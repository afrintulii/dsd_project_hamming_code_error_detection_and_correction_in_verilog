==> flow/design.v <==
`timescale 1ps / 1ps
module error_correction (
    input clk,                     
    input [6:0] data_in,           
    input EN,                      
    output reg [6:0] corrected_data_out  
);
    wire x1, x2, x4;               
    wire [2:0] error_pos;          
    wire error_detected;           
    assign x1 = data_in[6] ^ data_in[4] ^ data_in[2] ^ data_in[0];  
    assign x2 = data_in[6] ^ data_in[5] ^ data_in[2] ^ data_in[1];  
    assign x4 = data_in[6] ^ data_in[5] ^ data_in[4] ^ data_in[3];  
    assign error_pos = {x4, x2, x1};  
    assign error_detected = |error_pos;  
    always @(posedge clk) begin
        if (EN) begin
            if (error_detected) begin
                corrected_data_out <= data_in ^ (7'b1 << (error_pos-1));
            end else begin
                corrected_data_out <= data_in;
            end
        end
    end
endmodule
From RTL to reports: error_correction
The steps from the RTL of error_correction to its reports follow in flow order.
Line numbers count from 1 in the design file above.
Operators: Yosys type, input widths -> output width; for muxes data width and select width s.
Library cell names are shortened.
{ "inputs": {"top_module": "error_correction", "clock_port": "clk", "lib": "sky130hd", "lib_corner": "tt_025C_1v80"} }

After elaboration
Source: Yosys, flattened and elaborated, memories not mapped. Widths are those after wreduce; folded enables and synchronous resets count as part of the registers. Registers that Yosys merges into a memory's read port (data or address) are not register bits. Print and check cells do not count. Equal cells are merged and count once.
{ "bits": {"register_bits": 7, "elab_cells": 14, "in_bits": 9} }
{ "op_classes": {"n_reduce_logical": 1, "n_shift": 1, "bitwise": 9, "muxes": 1, "addsub": 1} }
{ "op_table": {"columns": ["cell", "count"], "rows": [
  ["$shl 1x32->7 const A", 1],
  ["$xor 1x1->1", 8],
  ["$xor 7x7->7", 1],
  ["$mux 7", 1],
  ["$sub 3x1->4 const B", 1],
  ["$reduce_or 3->1", 1]
]} }

Logic depth
Depth = most cells in a row (Yosys ltp): at word level without a register or memory, in the mapped netlist without a sequential cell, where the memories' decode and read muxes count.
{ "logic_depth": {"depth_word": 7, "abc_area": 1, "mapped_depth": 15, "depth_no_buf": 14} }

Mapped cells and area
Source: synth_stat.txt of the flow (Yosys; design flattened, memories mapped). It holds for the ABC_AREA given above (unset counts as 0); a run with the other value may have another netlist.
{ "types": {"columns": ["cell", "count"], "rows": [
  ["edfxtp_1", 7],
  ["nand2_1", 36],
  ["nand3_1", 9],
  ["nand2_2", 7],
  ["inv_1", 9],
  ["nor2_4", 3],
  ["xnor2_1", 3],
  ["ha_1", 2],
  ["buf_6", 2],
  ["nand2_4", 2],
  ["nand4_1", 3],
  ["xor2_2", 1],
  ["inv_2", 4],
  ["nand3_2", 1],
  ["xor2_1", 1],
  ["nand3b_1", 1],
  ["inv_4", 1],
  ["nor2_2", 1]
]} }
{ "mapped": {"ffs": 7, "cell_count": 93, "seqArea_um2": 210.2, "yosys_area_um2": 686.9, "n_buf": 2} }

Timing after synthesis
Source: OpenSTA report_checks on the synthesized netlist (no wires, ideal clock, input and output delay 20% of the period each), path of least setup slack; recovery checks are left aside. Register names are those of the netlist, which keeps one name where synthesis merged equal registers.
{ "synth_timing": {"kind": "input-to-reg", "start": "input port data_in[6]", "end": "register corrected_data_out[6]", "setup_ns": 0.249, "t_required_ns": 2.161, "launch_ns": 0.482, "tclk_ns": 2.41, "slack_ns": 0.426, "arrival_time_ns": 1.735, "in_delay_ns": 0.482, "driving_pins": 12, "path_delay_ns": 1.502, "path_buffers": 1, "period_less_setup_slack_ns": 1.984} }
"path_delay_ns" = arrival - input delay + setup time.
"driving_pins" counts driving pins, that of a launching flip-flop among them; a cell with two outputs on the path counts twice.
"period_less_setup_slack_ns" is the clock period less the worst setup slack; recovery checks do not enter. This is arithmetic on one report: input and output delays are still those of the set period (20% each).
The rows between start and end are the longest chain of elaborated cells between them; the timing report does not say that the signal goes this way. Where chains are equally long, one stands for them.
Each line given opens the expression or statement behind the cell; cells for indexed reads and writes are added by Yosys, which also makes memories of some case tables.
{ "synth_between": {"cell_sequence": "buf_6 xnor2_1 nand2_2 nand2_4 inv_2 ha_1 inv_1 nand2_4 nor2_4 nand3_1 nand2_1 inv_1", "elab_chain_len": 7, "cone_cells": 13, "cone_classes": "add/sub (1); shift (1); mux (1); logic (9); reduce/logical (1)"} }
{ "synth_lines": {"columns": ["element", "line", "rtl"], "rows": [
  ["start: declaration", 4, "input [6:0] data_in,"],
  ["$xor 1x1->1 (3 in a row)", 11, "assign x1 = data_in[6] ^ data_in[4] ^ data_in[2] ^ data_in[0];"],
  ["$sub 3x1->4", 19, "corrected_data_out <= data_in ^ (7'b1 << (error_pos-1));"],
  ["$shl 1x32->7", 19, null],
  ["$xor 7x7->7", 19, null],
  ["$mux 7", 18, "if (error_detected) begin"],
  ["end: assignment", 19, null],
  ["end: assignment", 21, "corrected_data_out <= data_in;"],
  ["end: declaration", 6, "output reg [6:0] corrected_data_out"]
]} }

Worst path after layout
Path of least setup slack in the final report of record 1 (OpenROAD, finished layout, wires in). Where an end is a register, its clock arrival counts in the times.
{ "layout_timing": {"kind": "input-to-reg", "start": "input port data_in[6]", "end": "register corrected_data_out[0]", "tclk_ns": 2.3, "slack_ns": 0.35, "launch_ns": 0.46, "arrival_time_ns": 1.95, "driving_pins": 14, "path_buffers": 2, "setup_ns": 0.24, "in_delay_ns": 0.46, "t_required_ns": 2.30} }
The rows between start and end are the longest chain of elaborated cells between them; the timing report does not say that the signal goes this way. Where chains are equally long, one stands for them.
{ "layout_between": {"cell_sequence": "clkdlybuf4s15_2 inv_4 nand2_1 nand2_1 nand3_1 nand2_1 inv_2 ha_4 buf_4 nand2_2 nor2_4 nand2_1 nand2_1 nand2_1", "elab_chain_len": 7, "cone_cells": 13, "cone_classes": "add/sub (1); shift (1); mux (1); logic (9); reduce/logical (1)"} }
{ "layout_lines": {"columns": ["element", "line", "rtl"], "rows": [
  ["start: declaration", 4, "input [6:0] data_in,"],
  ["$xor 1x1->1 (3 in a row)", 11, "assign x1 = data_in[6] ^ data_in[4] ^ data_in[2] ^ data_in[0];"],
  ["$sub 3x1->4", 19, "corrected_data_out <= data_in ^ (7'b1 << (error_pos-1));"],
  ["$shl 1x32->7", 19, null],
  ["$xor 7x7->7", 19, null],
  ["$mux 7", 18, "if (error_detected) begin"],
  ["end: assignment", 19, null],
  ["end: assignment", 21, "corrected_data_out <= data_in;"],
  ["end: declaration", 6, "output reg [6:0] corrected_data_out"]
]} }

# Flow runs of error_correction

Measured data: module error_correction, platform sky130hd, 2 stored runs of the flow under differing settings, order arbitrary. Input and output delays are each 20% of the period that was set; the output load is 0.01 pF.
"period_reached_ns" = clock period - worst setup slack. The figure is calculated, with input and output delays left at 20% of the set period.
"critical_path_time_ns" is the time allowed to the run's worst setup path (the clock period less input and output delay, where it has them) less its slack. Clock arrival times count: a late capture clock shortens it, a late launch clock lengthens it.
"final_power_uw" is the tool's figure for a default switching activity; nothing was simulated.
[
  {
    "run": "record 1",
    "settings": { "period_ns": 2.3, "CORE_UTILIZATION": 25, "SETUP_SLACK_MARGIN": 0.2, "PLACE_DENSITY_LB_ADDON": 0.26, "CORE_MARGIN": 8, "CELL_PAD_IN_SITES_GLOBAL_PLACEMENT": 2, "CELL_PAD_IN_SITES_DETAIL_PLACEMENT": 2, "TNS_END_PERCENT": 100, "ABC_AREA": 1, "GPL_ROUTABILITY_DRIVEN": 0, "CTS_CLUSTER_DIAMETER": 49, "CAP_MARGIN": 30, "MIN_ROUTING_LAYER": "met2", "SLEW_MARGIN": 20 },
    "results": { "die_area_um2": 4680.6, "period_reached_ns": 1.952, "fin_tns_ns": 0.000, "final_power_uw": 564.2, "cell_area_final_um2": 1008.5, "post_synth_area_um2": 686.9, "final_util_pct": 37.5, "critical_path_time_ns": 1.49, "critical_path_kind": "input-to-reg", "ws_setup_ns": 0.348, "holdWs_ns": 0.625 }
  },
  {
    "run": "record 2",
    "settings": { "period_ns": 1.3, "CORE_UTILIZATION": 67, "SETUP_SLACK_MARGIN": 0.04, "PLACE_DENSITY_LB_ADDON": 0.07, "CORE_ASPECT_RATIO": 0.52, "CELL_PAD_IN_SITES_DETAIL_PLACEMENT": 1, "ABC_AREA": 0, "CTS_CLUSTER_SIZE": 80, "CTS_CLUSTER_DIAMETER": 165, "CAP_MARGIN": 20, "SLEW_MARGIN": 5, "MIN_ROUTING_LAYER": "met2", "CORE_MARGIN": 2 },
    "outcome": "unfinished; error PDN-0185 in floorplanning"
  }
]
